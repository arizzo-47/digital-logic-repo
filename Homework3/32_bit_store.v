==> flow/design.v <==
module bit_store_32 (input clk, input clear, input inc, output reg[31:0] q);
  always @ (negedge clk, posedge clear) begin
    if (clear) 
    begin 
      q = 0;
    end
    else if(inc) 
    begin 
      q = q+3;
    end
  end
endmodule
==> Reports on bit_store_32 <==
The steps from the RTL of bit_store_32 to its reports follow in flow order.
Line numbers count from 1 in the design file above.
Library cell names are shortened.
{ "inputs": {"design": "bit_store_32", "clk_port": "clk", "cell_library": "sky130hd", "lib_corner": "tt_025C_1v80"} }

==> Word-level counts <==
Counts by Yosys on the flattened word-level netlist (proc, flatten, opt, wreduce; memories kept). Register bits leave out memories and registers merged into their read ports (data or address); mux counts leave out enables and synchronous resets folded into registers. Print and check cells are left out. Cells with the same type and inputs are merged into one.
{ "word_totals": {"wordCells": 2, "out_inout_bits": 32, "reg_bits": 32, "inputBits": 3} }
{ "classes": {"n_addsub": 1} }
{ "ops": {"columns": ["cell", "count"], "rows": [
  ["adder 32 x 2 -> 32 bit (second input constant)", 1]
]} }

==> Depth <==
Yosys ltp: most cells in a row. Word level: on the elaborated netlist, between registers, memories and ports. Mapped: between sequential cells and ports; inverters and the memories' decode and read muxes count.
{ "logic_depth": {"depth_word": 1, "abc_area": 0, "mapped_depth": 6, "depth_no_buf": 6} }

==> Mapped cells and area <==
Source: synth_stat.txt of the flow (Yosys; design flattened, memories mapped). It holds for the ABC_AREA given above (unset counts as 0); a run with the other value may have another netlist.
Totals and module areas in this step are rounded.
{ "by_type": {"columns": ["cell_type", "count", "area_total_um2"], "rows": [
  ["dfrtn_1", 32, 800.768],
  ["xnor2_1", 25, 218.96],
  ["nand4_1", 12, 75.072],
  ["nand3_1", 13, 65.062],
  ["xor2_1", 6, 52.55],
  ["and4_1", 5, 43.792],
  ["nor4_4", 2, 42.541],
  ["and3_1", 6, 37.536],
  ["inv_1", 6, 22.522],
  ["nand2_1", 6, 22.522],
  ["nor3_1", 3, 15.014],
  ["ha_1", 1, 12.512],
  ["nand3b_2", 1, 11.261],
  ["nor2_1", 3, 11.261],
  ["mux2i_1", 1, 10.01],
  ["nand3_2", 1, 10.01],
  ["nand2b_1", 1, 6.256],
  ["or2_2", 1, 6.256]
]} }
Not listed: further types 3, cells in them 3.
{ "synth_totals": {"n_buf": 1, "mapped_cells": 128, "yosys_area_um2": 1500, "flip_flops": 32, "seqArea_um2": 800} }

Subject: flow runs of bit_store_32

Hi,

Flow measurements of bit_store_32 on sky130hd: 2 stored runs with different settings, listed in no order. Input and output delays are each 20% of the period that was set; the output load is 0.01 pF.
"total power after layout" rests on the timing tool's default activity at the inputs, not on a simulated workload.
The results are shown rounded.

==> stored run 1: settings <==
{ "period_ns": 3.61, "CORE_UTILIZATION": 64, "PLACE_DENSITY_LB_ADDON": 0.16, "CORE_ASPECT_RATIO": 1.33, "CORE_MARGIN": 6, "CELL_PAD_IN_SITES_DETAIL_PLACEMENT": 0, "GPL_TIMING_DRIVEN": 1, "SLEW_MARGIN": 10, "MIN_ROUTING_LAYER": "met1", "MAX_ROUTING_LAYER": "met4", "CAP_MARGIN": 20 }
==> stored run 1: results <==
no results, placement failed with DPL-0033

==> stored run 2: settings <==
{ "period_ns": 3.14, "CORE_UTILIZATION": 18, "SETUP_SLACK_MARGIN": 0.71, "PLACE_DENSITY_LB_ADDON": 0.03, "CORE_ASPECT_RATIO": 1.92, "CORE_MARGIN": 6, "CELL_PAD_IN_SITES_GLOBAL_PLACEMENT": 1, "CELL_PAD_IN_SITES_DETAIL_PLACEMENT": 0, "TNS_END_PERCENT": 60, "CTS_CLUSTER_DIAMETER": 33, "CAP_MARGIN": 0, "SLEW_MARGIN": 5 }
==> stored run 2: results <==
setup slack of the worst path: 0.075 ns
total power after layout: 1.6 mW
worst-case hold slack: 0.54 ns
area of the standard cells in the finished layout: 2600 um^2
area of the die: 11000 um^2
utilization after routing: 0.33
post-synthesis cell area: 1500 um^2
summed negative setup slack: 0.000 ns

Regards
